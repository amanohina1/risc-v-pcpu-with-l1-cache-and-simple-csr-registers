==> flow/design.v <==
package cache_pkg;
    localparam ADDR_WIDTH     = 8;
    localparam DATA_WIDTH_M   = 128;  
    localparam DATA_WIDTH_CPU = 32;   
    localparam TAG_WIDTH      = 4;
    localparam INDEX_WIDTH    = 4;
    localparam OFFSET_WIDTH   = 4;
    typedef struct packed {
        logic                  valid;
        logic [TAG_WIDTH - 1:0]  tag;
        logic [INDEX_WIDTH - 1:0] index;
        logic [OFFSET_WIDTH - 1:0] offset;
        logic [DATA_WIDTH_CPU - 1:0] wdata;
        logic [DATA_WIDTH_CPU/8 - 1:0] wmask;
        logic                  write;
        logic                  read;
        logic [2:0]                 S_type;
        logic [2:0]                 l_type;
    } cpu_req_bus_t;
    typedef struct packed {
        logic                  valid;
        logic [DATA_WIDTH_CPU - 1:0] rdata;
        logic                  hit;
        logic                  exception;
    } cpu_resp_bus_t;
    typedef struct packed {
        logic [ADDR_WIDTH - 1:0]   addr;
        logic [DATA_WIDTH_M - 1:0] data;
        logic [DATA_WIDTH_M/8 - 1:0] wmask; 
    } mem_w_req_bus_t;
    typedef struct packed {
        logic [1:0] bresp;  
    } mem_w_resp_bus_t;
    typedef struct packed {
        logic [ADDR_WIDTH - 1:0] addr;
    } mem_r_req_bus_t;
    typedef struct packed {
        logic [DATA_WIDTH_M - 1:0] rdata;
        logic [1:0]                rresp;  
    } mem_r_resp_bus_t;
endpackage
package internal_regs_package;
    localparam DATA_WIDTH = 32;
typedef struct packed {
  logic [DATA_WIDTH - 1:0] instruction;
  logic [DATA_WIDTH - 1:0] PC;
  logic valid;
} if_id_reg_t;
typedef struct packed {
  logic [$clog2(DATA_WIDTH) - 1:0] rd_addr;
  logic [$clog2(DATA_WIDTH) - 1:0] rs2_addr;
  logic [$clog2(DATA_WIDTH) - 1:0] rs1_addr;
  logic [DATA_WIDTH - 1:0] rs1out;
  logic [DATA_WIDTH - 1:0] rs2out;
  logic [DATA_WIDTH - 1:0] PC;
  logic [DATA_WIDTH - 1:0] imme;
  logic [1:0] ALU_A;
  logic [1:0] ALU_B;
  logic [3:0] ALU_op;
  logic [1:0] WBSel;
  logic Mem_Read;
  logic Mem_Write;
  logic Reg_Write;
  logic [2:0] B_type;
  logic [2:0] l_type;
  logic [2:0] S_type;
  logic [1:0] is_lstype;
  logic B_enable;
  logic J_taken;
  logic need_rs1;
  logic need_rs2;
  logic valid;
  logic exception_valid;
  logic is_csr_inst;
  logic is_mret_inst;
  logic [DATA_WIDTH - 1:0] exception_cause;
  logic [1:0] inst_priv_level;
  logic [2:0] csr_op;
  logic [DATA_WIDTH - 1:0] inst_pc;
  logic [11:0] csr_addr;
  logic is_ecall_inst;
  logic [DATA_WIDTH - 1:0] csr_rdata;
  logic csr_wen;
  logic [DATA_WIDTH - 1:0] csr_wdata;
} id_ex_reg_t;
typedef struct packed {
  logic [$clog2(DATA_WIDTH) - 1:0] rd_addr;
  logic [DATA_WIDTH - 1:0] data_to_mem;
  logic [DATA_WIDTH - 1:0] PC;
  logic [DATA_WIDTH - 1:0] alu_result;
  logic [DATA_WIDTH / 8 - 1:0] mask;
  logic [1:0] WBSel;
  logic [2:0] l_type;
  logic [2:0] S_type;
  logic Mem_Read;
  logic Mem_Write;
  logic Reg_Write;
  logic valid;
  logic exception_valid;
  logic is_mret_inst;
  logic [DATA_WIDTH - 1:0] exception_cause;
  logic [1:0] inst_priv_level;
  logic [DATA_WIDTH - 1:0] inst_pc;
  logic is_ecall_inst;
  logic csr_wen;                      
  logic [11:0] csr_addr;                  
  logic [DATA_WIDTH - 1:0] csr_wdata;   
  logic [DATA_WIDTH - 1:0] csr_rdata; 
  logic is_csr_inst;  
} ex_mem_reg_t;
typedef struct packed {
  logic [$clog2(DATA_WIDTH) - 1:0] rd_addr;
  logic [DATA_WIDTH - 1:0] data_saved;      
  logic [DATA_WIDTH - 1:0] alu_result;     
  logic [DATA_WIDTH - 1:0] data_from_mem;  
  logic [DATA_WIDTH - 1:0] PC_4;
  logic [1:0]  WBSel;
  logic Reg_Write;
  logic Mem_Write;
  logic valid;
  logic exception_valid;
  logic [DATA_WIDTH - 1:0] exception_cause;
  logic [1:0] inst_priv_level;
  logic [DATA_WIDTH - 1:0] inst_pc;
  logic is_mret_inst;
  logic is_ecall_inst;
  logic csr_wen;                                           
  logic [11:0] csr_addr;                  
  logic [DATA_WIDTH - 1:0] csr_wdata;   
  logic [DATA_WIDTH - 1:0] csr_rdata;   
  logic is_csr_inst;
} mem_wb_reg_t;
endpackage : internal_regs_package
module Control #(
        parameter R = 7'b0110011,
        parameter I = 7'b0010011,
        parameter L = 7'b0000011,
        parameter S = 7'b0100011,
        parameter B = 7'b1100011,
        parameter LUI = 7'b0110111,
        parameter AUIPC = 7'b0010111,
        parameter JAL = 7'b1101111,
        parameter JALR = 7'b1100111,
        parameter SYSTEM = 7'b1110011,
        parameter bne = 3'b001,
        parameter beq = 3'b000,
        parameter bge = 3'b101,
        parameter blt = 3'b100,
        parameter bltu = 3'b110,
        parameter bgeu = 3'b111,
        parameter mul = 3'b000,
        parameter mulh = 3'b001,
        parameter mulhsu = 3'b010,
        parameter mulhu = 3'b011,
        parameter div = 3'b100,
        parameter divu = 3'b101,
        parameter rem = 3'b110,
        parameter remu = 3'b111,
        parameter M_MODE = 2'b11,
        parameter U_MODE = 2'b00,
        parameter DATA_WIDTH = 32
    ) (
        input  logic clk,
        input  logic rst,
        input  [6:0] funct7,
        input  [2:0] funct3,
        input  [6:0] opcode,
        input  logic [11:0] csr_addr, 
        input  [DATA_WIDTH - 1:0] mstatus,
        input  exception,
        input  mret_out,
        input  decode_en,
        output reg RegWrite,
        output reg MW,
        output reg jump,
        output reg B_enable,
        output reg [1:0] is_lstype,
        output reg MRead,
        output reg need_rs1,
        output reg need_rs2,
        output reg valid,
        output reg [1:0] A_Select,
        output reg [1:0] B_Select,
        output reg [3:0] Op,
        output reg [1:0] WBSelect,
        output reg [2:0] ImmeSelect,
        output reg [2:0] B_type,
        output reg [1:0] S_type,
        output reg [2:0] l_type,
        output reg exception_valid,
        output reg is_csr,
        output reg is_mret,
        output reg [DATA_WIDTH - 1:0] exception_cause,
        output logic [1:0] current_privilege,
        output logic [2:0] csr_op,
        output reg is_ecall_inst
    );
    reg [1:0] current_privilege_reg;
    always_ff @(posedge clk) begin
        if (rst) begin
            current_privilege_reg <= M_MODE;  
        end else if (exception_valid) begin
            current_privilege_reg <= M_MODE;  
        end else if (mret_out) begin  
            current_privilege_reg <= mstatus[12:11];  
        end
    end
    assign current_privilege = current_privilege_reg;
    always @(*) begin
        jump = 1'b0;
        B_type = 3'b010;
        MW = 1'b0;
        RegWrite = 1'b0;
        WBSelect = 2'bxx;
        ImmeSelect = 3'bxxx;
        B_Select = 2'bxx;
        A_Select = 2'bxx;
        Op = 4'b1111;
        S_type = 2'b11;
        B_enable = 1'b0;
        l_type = 3'b111;
        MRead = 1'b0;
        need_rs1 = 1'b0;
        need_rs2 = 1'b0;
        is_lstype = 1'b0;
        is_csr = 1'b0;
        is_mret = 1'b0;
        exception_valid = 1'b0;
        csr_op = 3'bxxx;
        exception_cause = 32'd0;
        is_ecall_inst = 1'b0;
        if (decode_en) begin
          valid = 1'b1;
        case (opcode)
            R:begin
                Op = {funct7[5], funct3};
                MW = 1'b0;
                RegWrite = 1'b1;
                WBSelect = 2'b01;
                ImmeSelect = 3'b000;
                A_Select = 2'b00;  
                B_Select = 2'b00;  
                need_rs1 = 1'b1;
                need_rs2 = 1'b1;
            end
            I:begin
                B_Select = 2'b01;  
                A_Select = 2'b00;  
                need_rs1 = 1'b1;
                MW = 1'b0;
                RegWrite = 1'b1;
                WBSelect = 2'b01;
                ImmeSelect = 3'b001; 
                case (funct3)
                    3'b000: Op = 4'b0000;  
                    3'b010: Op = 4'b0010;  
                    3'b011: Op = 4'b0011;  
                    3'b100: Op = 4'b0100;  
                    3'b110: Op = 4'b0110;  
                    3'b111: Op = 4'b0111;  
                    3'b001: Op = 4'b0001;  
                    3'b101: Op = {funct7[5], funct3};  
                    default: Op = 4'bxxxx;
                endcase
            end
            L:begin
                B_Select = 2'b01;  
                A_Select = 2'b00;  
                need_rs1 = 1'b1;
                MW = 1'b0;
                RegWrite = 1'b1;
                WBSelect = 2'b00; 
                ImmeSelect = 3'b001; 
                Op = 4'b0000;  
                l_type = funct3;
                MRead = 1'b1;
                is_lstype = 2'b01;
            end
            S:begin
                B_Select = 2'b01;  
                A_Select = 2'b00;  
                need_rs1 = 1'b1;
                MW = 1'b1;
                RegWrite = 1'b0;
                WBSelect = 2'b11;
                ImmeSelect = 3'b010; 
                Op = 4'b0000;  
                S_type = funct3;
                need_rs2 = 1'b1;
                is_lstype = 2'b10;
            end
            B:begin
                B_type = funct3;
                B_Select = 2'b01;  
                A_Select = 2'b01;  
                MW = 1'b0;
                RegWrite = 1'b0;
                WBSelect = 2'b11;
                ImmeSelect = 3'b011; 
                Op = 4'b0000; 
                B_enable = 1'b1;
                need_rs2 = 1'b1;
                need_rs1 = 1'b1;
            end
            LUI:begin
                B_Select = 2'b01;  
                A_Select = 2'b00;  
                MW = 1'b0;
                RegWrite = 1'b1;
                WBSelect = 2'b01;
                ImmeSelect = 3'b100; 
                Op = 4'b1110;  
            end
            AUIPC:begin
                B_Select = 2'b01;  
                A_Select = 2'b01;  
                MW = 1'b0;
                RegWrite = 1'b1;
                WBSelect = 2'b01;
                ImmeSelect = 3'b100; 
                Op = 4'b0000;  
            end
            JAL:begin
                B_Select = 2'b01;  
                A_Select = 2'b01;  
                MW = 1'b0;
                RegWrite = 1'b1;
                WBSelect = 2'b10;
                ImmeSelect = 3'b101; 
                Op = 4'b0000;  
                jump = 1'b1;
            end
            JALR: begin
                B_Select = 2'b01;  
                A_Select = 2'b00;  
                need_rs1 = 1'b1;
                MW = 1'b0;
                RegWrite = 1'b1;
                WBSelect = 2'b10;
                ImmeSelect = 3'b001;  
                Op = 4'b0000;  
                jump = 1'b1;
            end
            SYSTEM: begin
                case (funct3)
                    3'b000: begin  
                    case (csr_addr) 
                        12'h000: begin  
                        exception_valid = 1'b1;
                        is_ecall_inst   = 1'b1;
                        case(current_privilege)
                            U_MODE: exception_cause = 32'd8;  
                            default: exception_cause = 32'd11;
                        endcase
                        end
                        12'h001: begin  
                            exception_valid = 1'b1;
                            exception_cause = 32'd3;  
                            is_ecall_inst   = 1'b1;
                        end
                        12'h302: begin  
                            if (current_privilege == U_MODE) begin
                                exception_valid = 1'b1;
                                valid = 1'b0;
                                is_ecall_inst = 1'b1;
                                exception_cause = 32'd2;  
                            end else begin
                                exception_valid = 1'b0;
                                is_mret = 1'b1;
                            end
                        end
                        default: begin
                            exception_valid = 1'b1;
                            valid = 1'b0;
                            is_ecall_inst = 1'b1;
                            exception_cause = 32'd2;  
                        end
                    endcase
                    end
                3'b001, 3'b010, 3'b011, 3'b101, 3'b110, 3'b111: begin  
                    if (current_privilege == U_MODE) begin
                        exception_valid = 1'b1;
                        valid = 1'b0;
                        is_ecall_inst = 1'b1;
                        exception_cause = 32'd2;  
                    end else begin
                        exception_valid = 1'b0;
                        is_csr = 1'b1;
                        csr_op = funct3;
                        RegWrite = 1'b1;  
                        need_rs1 = 1'b1;
                        A_Select = 2'b00;
                        WBSelect = 2'b01;
                        Op = 4'b0000;
                    end
                end
                default: begin
                    exception_valid = 1'b1;              
                    valid = 1'b0;
                    exception_cause = 32'd2;  
                    is_ecall_inst = 1'b1;
                end
                endcase
            end
            default: begin
                is_ecall_inst = 1'b1;
                valid = 1'b0;
                exception_valid = 1'b1;
                exception_cause = 32'd2;
            end
        endcase
    end else valid = 1'b0;
    end
endmodule
# Tool chain data of Control
# What the tools print for Control, step after step.
# Lines are those of the file above, counted from 1.
design:
  top_module: "Control"
  clock_port: "clk"
  cell_library: "sky130hd"
  pvt_corner: "tt_025C_1v80"

# Word-level counts
# Yosys after proc, flatten, opt, wreduce and memory -nomap, before mapping. Enables and synchronous resets that opt folds into registers are not counted as muxes. Memory bits, and registers merged into a memory's read port (data or address), are not among the register bits. Print and check cells are not counted. Equal cells are merged and count once.
classes:
  equal: 19
  muxes: 66
  reduce_logical: 19
op_table:
  columns: ["op", "n"]
  rows:
  - ["case mux 4 bit (select 8 bit)", 1]
  - ["equality test 7 bit (second input constant)", 4]
  - ["2-to-1 mux 3 bit", 9]
  - ["OR reduction 6 bit", 4]
  - ["2-to-1 mux 2 bit", 12]
  - ["2-to-1 mux 1 bit", 24]
  - ["equality test 7 x 6 -> 1 bit (second input constant)", 3]
  - ["case mux 4 bit (select 5 bit)", 1]
  - ["case mux 3 bit (select 6 bit)", 1]
  - ["case mux 4 bit (select 2 bit)", 2]
  - ["2-to-1 mux 4 bit", 4]
  - ["equality test 7 x 5 -> 1 bit (second input constant)", 2]
  - ["case mux 1 bit (select 2 bit)", 7]
  - ["equality test 12 x 1 -> 1 bit (second input constant)", 1]
  - ["equality test 12 x 10 -> 1 bit (second input constant)", 1]
  - ["zero test 12 bit", 1]
  - ["equality test 3 bit (second input constant)", 4]
  - ["case mux 4 bit (select 3 bit)", 1]
  - ["OR reduction 2 bit", 5]
  - ["case mux 2 bit (select 5 bit)", 1]
  - ["OR reduction 3 bit", 3]
  - ["OR reduction 9 bit", 1]
  - ["OR reduction 8 bit", 1]
  - ["case mux 2 bit (select 2 bit)", 2]
  - ["equality test 7 x 2 -> 1 bit (second input constant)", 1]
  - ["OR reduction 7 bit", 1]
  - ["equality test 3 x 2 -> 1 bit (second input constant)", 2]
  - ["case mux 2 bit (select 3 bit)", 1]
# Not listed: further kinds 4, cells in them 4.
bits:
  register_bits: 2
  in_bits: 66
  elab_cells: 105

# Depth
# Longest topological path by Yosys (ltp), each cell counted once; first at word level (registers and memories cut), then after technology mapping (sequential cells cut; the memories' decode and read muxes count).
logic_depth:
  ltp_word: 7
  abc_area: 0
  mapped_depth: 7
  mapped_depth_nobuf: 4

# Netlist
# Yosys stat after the flow's synthesis: flattened, memories mapped to cells. It holds for the ABC_AREA given above (unset counts as 0); a run with the other value may have another netlist.
# The area totals of this step are shown rounded.
synth_totals:
  stdcells: 155
  synth_area_um2: 980
  flip_flops: 2
  n_buf: 44
by_type:
  columns: ["cell_type", "n", "type_area_um2"]
  rows:
  - ["sky130_fd_sc_hd__buf_4", 36, 270.259]
  - ["sky130_fd_sc_hd__nand2_1", 14, 52.55]
  - ["sky130_fd_sc_hd__nor2_1", 12, 45.043]
  - ["sky130_fd_sc_hd__dfxtp_1", 2, 40.038]
  - ["sky130_fd_sc_hd__nor4_1", 6, 37.536]
  - ["sky130_fd_sc_hd__a21oi_1", 7, 35.034]
  - ["sky130_fd_sc_hd__nand3_1", 7, 35.034]
  - ["sky130_fd_sc_hd__nor3_1", 7, 35.034]
  - ["sky130_fd_sc_hd__nand2b_1", 5, 31.28]
  - ["sky130_fd_sc_hd__or3_1", 5, 31.28]
  - ["sky130_fd_sc_hd__a211oi_1", 4, 30.029]
  - ["sky130_fd_sc_hd__o21ai_0", 5, 25.024]
  - ["sky130_fd_sc_hd__buf_2", 4, 20.019]
  - ["sky130_fd_sc_hd__nor3_2", 2, 20.019]
  - ["sky130_fd_sc_hd__nor2b_1", 3, 18.768]
  - ["sky130_fd_sc_hd__o31a_1", 2, 17.517]
  - ["sky130_fd_sc_hd__clkbuf_1", 4, 15.014]
  - ["sky130_fd_sc_hd__inv_1", 4, 15.014]
# Not listed: further types 23, cells in them 26.

# Timing after synthesis
# OpenSTA on the mapped netlist: ideal clock, no wires. The path of least setup slack (recovery checks aside). Input and output delay are each 20% of the period. Register names are those of the netlist, which keeps one name where synthesis merged equal registers.
synth_timing:
  path_kind: "input-to-output"
  startpoint: "in opcode[2]"
  endpoint: "out is_ecall_inst"
  period_ns: 2.99
  input_delay_ns: 0.598
  launch_ns: 0.598
  arrival_time_ns: 1.843
  t_required_ns: 2.392
  path_slack_ns: 0.549
  delay_ns: 1.245
  stages: 7
  synth_period_reached_ns: 2.441
# "delay_ns" = arrival - input delay + setup time.
# At an output port there is no setup time.
# "stages" counts driving pins, that of a launching flip-flop among them; a cell with two outputs on the path counts twice.
# "synth_period_reached_ns" is the clock period less the worst setup slack; recovery checks do not enter. This is arithmetic on one report: input and output delays are still those of the set period (20% each).
# Between the ends stands the longest chain of elaborated cells between them, by number of cells; it is not shown to be the way that was timed. Of several equally long chains one is given.
# A line is the first line of the expression or statement that the cell stems from. Yosys adds cells for indexed reads and writes and turns some case tables into memories.
synth_via:
  path_cell_list: "sky130_fd_sc_hd__buf_2 sky130_fd_sc_hd__nand4bb_1 sky130_fd_sc_hd__clkbuf_1 sky130_fd_sc_hd__nor4_1 sky130_fd_sc_hd__o21ai_0 sky130_fd_sc_hd__nand2_1 sky130_fd_sc_hd__buf_4"
  elab_chain_len: 4
synth_lines:
  columns: ["item", "line", "rtl"]
  rows:
  - ["start: declaration", 167, "input  [6:0] opcode,"]
  - ["equality test 7 x 5 -> 1 bit", 234, "case (opcode)"]
  - ["OR reduction 9 bit", null, null]
  - ["case mux 1 bit (select 2 bit)", 234, null]
  - ["2-to-1 mux 1 bit", 232, "if (decode_en) begin"]
  - ["end: declaration", 196, "output reg is_ecall_inst"]
# Some nets on the timed path still bear RTL names; the line given drives or declares the net.
synth_nets:
  columns: ["signal", "line"]
  rows:
  - ["exception_valid", 232]

==> results <==
Settings of 2 stored flow runs for module Control (sky130hd), not sorted in any way. The constraints put input and output delay at 20% of the set period each and load the outputs with 0.01 pF.

--- record 1 ---
==> flow/run.sh <==
#!/bin/bash
# the make line also repeats the synthesis and layout settings of config.mk as NAME=value (left out here)
make -C /OpenROAD-flow-scripts/flow DESIGN_CONFIG=/design/flow/config.mk WORK_HOME=/design/flow/orfs CLKGATE_MAP_FILE= finish
==> flow/config.mk <==
export PLATFORM = sky130hd
export DESIGN_NAME = Control
export DESIGN_NICKNAME = Control
export VERILOG_FILES = /design/flow/design.v
export SDC_FILE = /design/flow/constraint.sdc
export NUM_CORES = 4
export LEC_CHECK = 0
export CAP_MARGIN = 20
export CELL_PAD_IN_SITES_DETAIL_PLACEMENT = 2
export CORE_ASPECT_RATIO = 1.97
export CORE_MARGIN = 5
export CORE_UTILIZATION = 60
export CTS_CLUSTER_DIAMETER = 33
export CTS_CLUSTER_SIZE = 49
export PLACE_DENSITY_LB_ADDON = 0.14
export SETUP_SLACK_MARGIN = -0.26
export SLEW_MARGIN = 20
==> flow/constraint.sdc <==
create_clock -name core_clock -period 2.76 [get_ports {clk}]
set_input_delay 0.5520 -clock core_clock [delete_from_list [all_inputs] [get_ports {clk}]]
set_output_delay 0.5520 -clock core_clock [all_outputs]
set_load 0.01 [all_outputs]

==> results, as YAML <==
outcome: "no results, floorplanning failed with PDN-0185"

--- record 2 ---
==> flow/run.sh <==
#!/bin/bash
# the make line also repeats the synthesis and layout settings of config.mk as NAME=value (left out here)
make -C /OpenROAD-flow-scripts/flow DESIGN_CONFIG=/design/flow/config.mk WORK_HOME=/design/flow/orfs CLKGATE_MAP_FILE= finish
==> flow/config.mk <==
export PLATFORM = sky130hd
export DESIGN_NAME = Control
export DESIGN_NICKNAME = Control
export VERILOG_FILES = /design/flow/design.v
export SDC_FILE = /design/flow/constraint.sdc
export NUM_CORES = 4
export LEC_CHECK = 0
export CAP_MARGIN = 30
export CORE_MARGIN = 2
export CORE_UTILIZATION = 57
export CTS_CLUSTER_DIAMETER = 290
export CTS_CLUSTER_SIZE = 51
export GPL_ROUTABILITY_DRIVEN = 1
export PLACE_DENSITY_LB_ADDON = 0.06
export SETUP_SLACK_MARGIN = 0.44
export SLEW_MARGIN = 20
export TNS_END_PERCENT = 20
==> flow/constraint.sdc <==
create_clock -name core_clock -period 1.56 [get_ports {clk}]
set_input_delay 0.3120 -clock core_clock [delete_from_list [all_inputs] [get_ports {clk}]]
set_output_delay 0.3120 -clock core_clock [all_outputs]
set_load 0.01 [all_outputs]

==> results, as YAML <==
outcome: "no results, placement failed with FLW-0024"
