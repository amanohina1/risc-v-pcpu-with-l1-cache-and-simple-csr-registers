==> flow/design.v <==
package cache_pkg;
    localparam ADDR_WIDTH     = 8;
    localparam DATA_WIDTH_M   = 128;  
    localparam DATA_WIDTH_CPU = 32;   
    localparam TAG_WIDTH      = 4;
    localparam INDEX_WIDTH    = 4;
    localparam OFFSET_WIDTH   = 4;
    typedef struct packed {
        logic                  valid;
        logic [TAG_WIDTH - 1:0]  tag;
        logic [INDEX_WIDTH - 1:0] index;
        logic [OFFSET_WIDTH - 1:0] offset;
        logic [DATA_WIDTH_CPU - 1:0] wdata;
        logic [DATA_WIDTH_CPU/8 - 1:0] wmask;
        logic                  write;
        logic                  read;
        logic [2:0]                 S_type;
        logic [2:0]                 l_type;
    } cpu_req_bus_t;
    typedef struct packed {
        logic                  valid;
        logic [DATA_WIDTH_CPU - 1:0] rdata;
        logic                  hit;
        logic                  exception;
    } cpu_resp_bus_t;
    typedef struct packed {
        logic [ADDR_WIDTH - 1:0]   addr;
        logic [DATA_WIDTH_M - 1:0] data;
        logic [DATA_WIDTH_M/8 - 1:0] wmask; 
    } mem_w_req_bus_t;
    typedef struct packed {
        logic [1:0] bresp;  
    } mem_w_resp_bus_t;
    typedef struct packed {
        logic [ADDR_WIDTH - 1:0] addr;
    } mem_r_req_bus_t;
    typedef struct packed {
        logic [DATA_WIDTH_M - 1:0] rdata;
        logic [1:0]                rresp;  
    } mem_r_resp_bus_t;
endpackage
package internal_regs_package;
    localparam DATA_WIDTH = 32;
typedef struct packed {
  logic [DATA_WIDTH - 1:0] instruction;
  logic [DATA_WIDTH - 1:0] PC;
  logic valid;
} if_id_reg_t;
typedef struct packed {
  logic [$clog2(DATA_WIDTH) - 1:0] rd_addr;
  logic [$clog2(DATA_WIDTH) - 1:0] rs2_addr;
  logic [$clog2(DATA_WIDTH) - 1:0] rs1_addr;
  logic [DATA_WIDTH - 1:0] rs1out;
  logic [DATA_WIDTH - 1:0] rs2out;
  logic [DATA_WIDTH - 1:0] PC;
  logic [DATA_WIDTH - 1:0] imme;
  logic [1:0] ALU_A;
  logic [1:0] ALU_B;
  logic [3:0] ALU_op;
  logic [1:0] WBSel;
  logic Mem_Read;
  logic Mem_Write;
  logic Reg_Write;
  logic [2:0] B_type;
  logic [2:0] l_type;
  logic [2:0] S_type;
  logic [1:0] is_lstype;
  logic B_enable;
  logic J_taken;
  logic need_rs1;
  logic need_rs2;
  logic valid;
  logic exception_valid;
  logic is_csr_inst;
  logic is_mret_inst;
  logic [DATA_WIDTH - 1:0] exception_cause;
  logic [1:0] inst_priv_level;
  logic [2:0] csr_op;
  logic [DATA_WIDTH - 1:0] inst_pc;
  logic [11:0] csr_addr;
  logic is_ecall_inst;
  logic [DATA_WIDTH - 1:0] csr_rdata;
  logic csr_wen;
  logic [DATA_WIDTH - 1:0] csr_wdata;
} id_ex_reg_t;
typedef struct packed {
  logic [$clog2(DATA_WIDTH) - 1:0] rd_addr;
  logic [DATA_WIDTH - 1:0] data_to_mem;
  logic [DATA_WIDTH - 1:0] PC;
  logic [DATA_WIDTH - 1:0] alu_result;
  logic [DATA_WIDTH / 8 - 1:0] mask;
  logic [1:0] WBSel;
  logic [2:0] l_type;
  logic [2:0] S_type;
  logic Mem_Read;
  logic Mem_Write;
  logic Reg_Write;
  logic valid;
  logic exception_valid;
  logic is_mret_inst;
  logic [DATA_WIDTH - 1:0] exception_cause;
  logic [1:0] inst_priv_level;
  logic [DATA_WIDTH - 1:0] inst_pc;
  logic is_ecall_inst;
  logic csr_wen;                      
  logic [11:0] csr_addr;                  
  logic [DATA_WIDTH - 1:0] csr_wdata;   
  logic [DATA_WIDTH - 1:0] csr_rdata; 
  logic is_csr_inst;  
} ex_mem_reg_t;
typedef struct packed {
  logic [$clog2(DATA_WIDTH) - 1:0] rd_addr;
  logic [DATA_WIDTH - 1:0] data_saved;      
  logic [DATA_WIDTH - 1:0] alu_result;     
  logic [DATA_WIDTH - 1:0] data_from_mem;  
  logic [DATA_WIDTH - 1:0] PC_4;
  logic [1:0]  WBSel;
  logic Reg_Write;
  logic Mem_Write;
  logic valid;
  logic exception_valid;
  logic [DATA_WIDTH - 1:0] exception_cause;
  logic [1:0] inst_priv_level;
  logic [DATA_WIDTH - 1:0] inst_pc;
  logic is_mret_inst;
  logic is_ecall_inst;
  logic csr_wen;                                           
  logic [11:0] csr_addr;                  
  logic [DATA_WIDTH - 1:0] csr_wdata;   
  logic [DATA_WIDTH - 1:0] csr_rdata;   
  logic is_csr_inst;
} mem_wb_reg_t;
endpackage : internal_regs_package
module CSR_Regs #(
    parameter DATA_WIDTH = 32,
    parameter CAPACITY = 1024,
    parameter HART_ID = 0
) (
    input  logic rst,
    input  logic clk,
    input  logic [1:0] priv_level,  
    input  logic [11:0] csr_raddr,
    output logic [DATA_WIDTH - 1:0] csr_rdata,
    input  logic csr_wen,
    input  logic [11:0] csr_waddr,
    input  logic [DATA_WIDTH - 1:0] csr_wdata,
    input  logic [DATA_WIDTH - 1:0] exception_tval,
    input  logic exception_commit,  
    input  logic mret_commit,       
    input  logic [DATA_WIDTH - 1:0] exception_pc,     
    input  logic [DATA_WIDTH - 1:0] exception_cause,
    input  logic inst_commit,
    input  logic mem_stall,
    input  logic is_b_or_j,
    output logic [DATA_WIDTH - 1:0] handler_addr,  
    output logic [DATA_WIDTH - 1:0] mstatus_out,
    output logic [DATA_WIDTH - 1:0] mret_out
);
    reg [DATA_WIDTH - 1:0] mtvec;    
    reg [DATA_WIDTH - 1:0] mepc;     
    reg [DATA_WIDTH - 1:0] mcause;   
    reg [DATA_WIDTH - 1:0] mstatus;  
    reg [DATA_WIDTH - 1:0] mtval;    
    reg [63:0] mcycle;   
    reg [63:0] minstret;  
    reg [DATA_WIDTH - 1:0] misa;     
    reg [DATA_WIDTH - 1:0] mie;      
    reg [DATA_WIDTH - 1:0] mip;      
    reg [DATA_WIDTH - 1:0] mscratch; 
    reg [DATA_WIDTH - 1:0] stall_count;
    reg [DATA_WIDTH - 1:0] branch_jump_count;
    logic [DATA_WIDTH - 1:0] mstatus_next;
    logic [DATA_WIDTH - 1:0] mtvec_next;
    logic [DATA_WIDTH - 1:0] mepc_next;
    logic [DATA_WIDTH - 1:0] mcause_next;
    logic [DATA_WIDTH - 1:0] mtval_next;
    logic [DATA_WIDTH - 1:0] mie_next;
    logic [DATA_WIDTH - 1:0] mip_next;
    logic [DATA_WIDTH - 1:0] mscratch_next;
    logic [DATA_WIDTH-1:0] mstatus_mask = 32'h00001888;
    localparam MSTATUS = 12'h300;
    localparam MISA      = 12'h301; 
    localparam MIE       = 12'h304;
    localparam MSCRATCH  = 12'h340; 
    localparam MIP       = 12'h344;
    localparam MTVEC   = 12'h305;
    localparam MEPC    = 12'h341;
    localparam MCAUSE  = 12'h342;
    localparam MTVAL   = 12'h343;
    localparam MCYCLE  = 12'hB00;
    localparam MINSTRET= 12'hB02;
    localparam MVENDORID = 12'hF11; 
    localparam MARCHID   = 12'hF12; 
    localparam MIMPID    = 12'hF13;
    localparam MHARTID   = 12'hF14; 
    localparam CYCLE     = 12'hC00; 
    localparam INSTRET   = 12'hC02; 
    localparam MCYCLEH   = 12'hB80;
    localparam MINSTRETH = 12'hB82;
    localparam MEM_STALL = 12'hB83;
    localparam BRAN_JMP  = 12'HB84;
    always_comb begin
        logic [DATA_WIDTH - 1:0] rdata_from_regs;
        mstatus_out = mstatus;
        case (csr_raddr)
            MSTATUS:   rdata_from_regs = mstatus;
            MTVEC:     rdata_from_regs = mtvec;
            MEPC:      rdata_from_regs = mepc;
            MCAUSE:    rdata_from_regs = mcause;
            MTVAL:     rdata_from_regs = mtval;
            MCYCLE:    rdata_from_regs = mcycle;
            MINSTRET:  rdata_from_regs = minstret;
            MISA:      rdata_from_regs = misa;
            MIE:       rdata_from_regs = mie;
            MIP:       rdata_from_regs = mip;
            MSCRATCH:  rdata_from_regs = mscratch;
            MVENDORID: rdata_from_regs = 32'hDEADBEEF; 
            MARCHID:   rdata_from_regs = 32'h00000001;
            MIMPID:    rdata_from_regs = 32'h00000001; 
            MHARTID:   rdata_from_regs = HART_ID;
            MCYCLEH:   rdata_from_regs = mcycle[63:32];
            MINSTRETH: rdata_from_regs = minstret[63:32];
            CYCLE:     rdata_from_regs = mcycle[31:0];
            INSTRET:   rdata_from_regs = minstret[31:0]; 
            MEM_STALL: rdata_from_regs = stall_count[31:0];
            BRAN_JMP : rdata_from_regs = branch_jump_count[31:0];
            default:   rdata_from_regs = {DATA_WIDTH{1'b0}};
        endcase
        if (csr_wen && (csr_waddr == csr_raddr))
            csr_rdata = csr_wdata;
        else
            csr_rdata = rdata_from_regs;
        mstatus_next  = mstatus;
        mtvec_next    = mtvec;
        mepc_next     = mepc;
        mcause_next   = mcause;
        mtval_next    = mtval;
        mie_next      = mie;
        mip_next      = mip;
        mscratch_next = mscratch;
        if (csr_wen && priv_level >= csr_waddr[9:8]) begin
            case (csr_waddr)
                MSTATUS: mstatus_next   = (csr_wdata & mstatus_mask) | (mstatus & ~mstatus_mask);
                MTVEC:   mtvec_next     = csr_wdata;
                MEPC:    mepc_next      = csr_wdata;
                MCAUSE:  mcause_next    = csr_wdata;
                MTVAL:   mtval_next     = csr_wdata;
                MIE:     mie_next       = csr_wdata;
                MIP:     mip_next[3]    = csr_wdata[3]; 
                MSCRATCH:mscratch_next  = csr_wdata;
            endcase
        end
        if (mret_commit) begin
            mstatus_next        = mstatus;
            mstatus_next[3]     = mstatus[7];    
            mstatus_next[7]     = 1'b1;          
            mstatus_next[12:11] = 2'b00;       
        end
        if (exception_commit) begin
            mepc_next   = exception_pc;
            mcause_next = exception_cause;
            mtval_next  = exception_tval;
            mstatus_next        = mstatus;
            mstatus_next[12:11] = priv_level;  
            mstatus_next[7]     = mstatus[3];    
            mstatus_next[3]     = 1'b0;        
        end
    end
    assign handler_addr = mtvec;
    assign mret_out     = mepc;
    always_ff @(posedge clk or posedge rst) begin
        if (rst) begin
            mstatus <= '0;
            mtvec   <= '0;
            mepc    <= '0;
            mcause  <= '0;
            mtval   <= '0;
            mcycle  <= '0;
            minstret<= '0;
            mie     <= '0;
            mip     <= '0;
            mscratch<= '0;
            misa    <= 32'h40000104;  
            stall_count <= '0;
            branch_jump_count <= '0;
        end else begin
            mcycle <= mcycle + 1;
            if (mem_stall)
                stall_count <= stall_count + 1;
            if (inst_commit)
                minstret <= minstret + 1;
            if (is_b_or_j)
                branch_jump_count <= branch_jump_count + 1;
            mstatus <= mstatus_next;
            mtvec   <= mtvec_next;
            mepc    <= mepc_next;
            mcause  <= mcause_next;
            mtval   <= mtval_next;
            mie     <= mie_next;
            mip     <= mip_next;
            mscratch<= mscratch_next;
        end
    end
endmodule
Tool chain data of CSR_Regs

The steps from the RTL of CSR_Regs to its reports follow in flow order.
Line numbers count from 1 in the design file above.
Library cell names are shortened.
Not given: n/a

Top: CSR_Regs
Clock input: clk
Standard-cell library: sky130hd
Corner: tt_025C_1v80

After elaboration

Counts by Yosys on the flattened word-level netlist (proc, flatten, opt, wreduce; memories kept). Register bits leave out memories and registers merged into their read ports (data or address). Print and check cells are left out. Cells with the same type and inputs are merged into one.

Input port bits: 162
Cells after elaboration: 92
Output and inout bits: 128
Bits in registers: 417

Eq/ne operators: 29
Reductions and logical operators: 20
$add $sub $neg: 4
Bitwise operators: 3
Multiplexer cells: 19
$lt $le $gt $ge: 1

Operators with widths:

| operator                                                   | number |
| 32-bit parallel mux with 17-bit select                     | 1 |
| 32-bit 2-to-1 mux                                          | 10 |
| 12-bit by 10-bit == test with 1-bit output with constant B | 17 |
| 12-bit == test with constant B                             | 11 |
| 64-bit by 1-bit adder with 64-bit output with constant B   | 2 |
| 32-bit by 1-bit adder with 32-bit output with constant B   | 2 |
| 13-bit by 32-bit OR with 32-bit output                     | 1 |
| 13-bit 2-to-1 mux                                          | 2 |
| 2-bit AND reduction                                        | 8 |
| 12-bit == test                                             | 1 |
| 2-bit nonzero test                                         | 4 |
| 2-bit OR reduction                                         | 3 |
| 3-bit nonzero test                                         | 2 |
| 4-bit AND reduction                                        | 1 |
| 2-bit 2-to-1 mux                                           | 2 |
| 1-bit 2-to-1 mux                                           | 4 |
| 1-bit logical AND                                          | 2 |
| 1-bit inverter                                             | 2 |
| 2-bit greater-or-equal comparator                          | 1 |

Depth

Depth = most cells in a row (Yosys ltp): at word level without a register or memory, in the mapped netlist without a sequential cell, where the memories' decode and read muxes count.

Word-level depth: 5
ABC_AREA: 0
Depth in mapped cells: 10
Depth with buffers taken out: 8

Mapped cells and area

Yosys stat after the flow's synthesis: flattened, memories mapped to cells. It holds for the ABC_AREA given above (unset counts as 0); a run with the other value may have another netlist.

Standard cells after synthesis: 2038
Buffer cells: 150
Flip-flop cells: 389
Area of sequential cells: 9734.3 um2
Chip area (Yosys): 21296.7 um2

Cell types:

| cell type | number | total area (um2) |
| dfrtp_1   | 389    | 9.73E+03 |
| mux2_2    | 181    | 2.04E+03 |
| xnor2_1   | 139    | 1.22E+03 |
| mux2i_1   | 86     | 860.826 |
| nand2_1   | 174    | 653.126 |
| a22oi_1   | 75     | 563.04 |
| xor2_1    | 59     | 516.746 |
| nand3_1   | 93     | 465.446 |
| a21oi_1   | 89     | 445.427 |
| nor2_1    | 105    | 394.128 |
| nand4_1   | 54     | 337.824 |
| buf_4     | 38     | 285.274 |
| o21ai_0   | 56     | 280.269 |
| nor2b_1   | 40     | 250.24 |
| buf_2     | 48     | 240.23 |
| and3_1    | 34     | 212.704 |
| clkbuf_1  | 54     | 202.694 |
| o22ai_1   | 28     | 175.168 |

Not listed: further types 72, cells in them 296.

Path before layout

Source: OpenSTA report_checks on the synthesized netlist (no wires, ideal clock, input and output delay 20% of the period each), path of least setup slack; recovery checks are left aside. Register names are those of the netlist, which keeps one name where synthesis merged equal registers.

Path kind: input port to output port
Start point: input port csr_raddr[5]
End point: output port csr_rdata[2]
Data required time: 2.784 ns
Launch time at the first pin: 0.696 ns
External output delay: 0.696 ns
Driving pins on the path: 7
Period: 3.48 ns
Setup slack: 0.378 ns
Input delay: 0.696 ns
Path buffers: 3
Data arrival time: 2.406 ns
Delay of the path: 1.710 ns
Synthesis period reached: 3.102 ns

"delay of the path" is the arrival time less input delay plus setup time.
A path that ends at an output port has no setup time.
"driving pins on the path": output pins that drive a net of the path, with the launching flip-flop's if there is one; two outputs of one cell count as two.
"synthesis period reached" = period - worst setup slack (recovery checks aside). The figure is calculated, with input and output delays left at 20% of the set period.
Between the ends stands the longest chain of elaborated cells between them, by number of cells; it is not shown to be the way that was timed. Of several equally long chains one is given.
A line is the first line of the expression or statement that the cell stems from. Yosys adds cells for indexed reads and writes and turns some case tables into memories.

Path through: buf_2 -> or4b_1 -> nor2_1 -> buf_2 -> buf_4 -> a32oi_1 -> a311oi_1
Cells in the longest elaborated chain: 4
Elaborated cells on any way between the ends: 27
RTL lines with such cells: 2
Those cells by class: eq/ne: 21; mux: 2; reduce/logical: 4

RTL lines, path after synthesis:

| what                                   | line | source |
| start: declaration                     | 142  | `input  logic [11:0] csr_raddr,` |
| 12-bit == test                         | 205  | `case (csr_raddr)` |
| 2-bit OR reduction                     | n/a  |  |
| 32-bit parallel mux with 17-bit select | 205  |  |
| 32-bit 2-to-1 mux                      | 229  | `if (csr_wen && (csr_waddr == csr_raddr))` |
| end: declaration                       | 143  | `output logic [DATA_WIDTH - 1:0] csr_rdata,` |

Path in the finished layout

From the final timing report of record 1: the path of least setup slack in the routed layout; clock arrival at registers is part of the times.

Path kind: input port to output port
Start point: input port csr_raddr[11]
End point: output port csr_rdata[7]
Period: 4.27 ns
Input delay: 0.85 ns
Setup slack: 0.02 ns
External output delay: 0.85 ns
Path buffers: 6
Driving pins on the path: 12
Launch time at the first pin: 0.85 ns
Data arrival time: 3.40 ns
Data required time: 3.42 ns

Between the ends stands the longest chain of elaborated cells between them, by number of cells; it is not shown to be the way that was timed. Of several equally long chains one is given.

Path through: clkdlybuf4s50_1 -> buf_4 -> xnor2_2 -> nand3_1 -> buf_4 -> nor4_4 -> buf_4 -> nor4_4 -> o21bai_1 -> a31oi_2 -> buf_4 -> dlygate4sd2_1
Cells in the longest elaborated chain: 4
Elaborated cells on any way between the ends: 27
RTL lines with such cells: 2
Those cells by class: eq/ne: 21; mux: 2; reduce/logical: 4

RTL lines, path post-layout:

| what                                   | line | source |
| start: declaration                     | 142  | `input  logic [11:0] csr_raddr,` |
| 12-bit == test                         | 205  | `case (csr_raddr)` |
| 2-bit OR reduction                     | n/a  |  |
| 32-bit parallel mux with 17-bit select | 205  |  |
| 32-bit 2-to-1 mux                      | 229  | `if (csr_wen && (csr_waddr == csr_raddr))` |
| end: declaration                       | 143  | `output logic [DATA_WIDTH - 1:0] csr_rdata,` |

Data sheet: physical implementation of CSR_Regs

Record of 2 stored runs of the RTL-to-layout flow on CSR_Regs, platform sky130hd. The runs are unordered. Constraints: input delay and output delay 20% of the set period each, output load 0.01 pF.
"clock period reached": clock period set for the run, less the worst setup slack. It is reckoned from that one timing run; input and output delays stay at 20% of the period that was set.
"time used up by the worst setup path" means the part of the period allowed to the worst setup path (the constraints hold back 20% at inputs and 20% at outputs) less its slack; where the path has registers, the arrival times of their clocks count too.
"total power after layout" is the tool's figure for a default switching activity; nothing was simulated.
Settings: . = not set for that run.
Among the results, . means that no value is shown for the run.

| setting or result                            | record 1                  | record 2 |
| period_ns                                    | 4.27                      | 2.55     |
| CORE_UTILIZATION                             | 55                        | 60       |
| PLACE_DENSITY_LB_ADDON                       | 0.08                      | 0.02     |
| HOLD_SLACK_MARGIN                            | 0.07                      | .        |
| CORE_ASPECT_RATIO                            | 0.94                      | .        |
| CTS_CLUSTER_DIAMETER                         | 318                       | .        |
| CAP_MARGIN                                   | 20                        | 0        |
| CORE_MARGIN                                  | 2                         | 10       |
| SLEW_MARGIN                                  | 20                        | 20       |
| SETUP_SLACK_MARGIN                           | .                         | 0.58     |
| TNS_END_PERCENT                              | .                         | 40       |
| ABC_AREA                                     | .                         | 1        |
| GPL_TIMING_DRIVEN                            | .                         | 1        |
| CTS_CLUSTER_SIZE                             | .                         | 88       |
| MIN_ROUTING_LAYER                            | .                         | met2     |
| synthesis area (um2)                         | 21296.7                   | .        |
| area of the die (um2)                        | 40311.7                   | .        |
| standard-cell area of the final layout (um2) | 28183.3                   | .        |
| post-layout utilization (%)                  | 74.2                      | .        |
| smallest setup slack (ns)                    | 0.019                     | .        |
| setup total negative slack (ns)              | 0.000                     | .        |
| worst hold slack (ns)                        | 0.481                     | .        |
| total power after layout (uW)                | 9231                      | .        |
| clock period reached (ns)                    | 4.251                     | .        |
| time used up by the worst setup path (ns)    | 2.54                      | .        |
| type of the worst setup path                 | input port to output port | .        |

Record 2: stopped before the end: routing reported GRT-0116
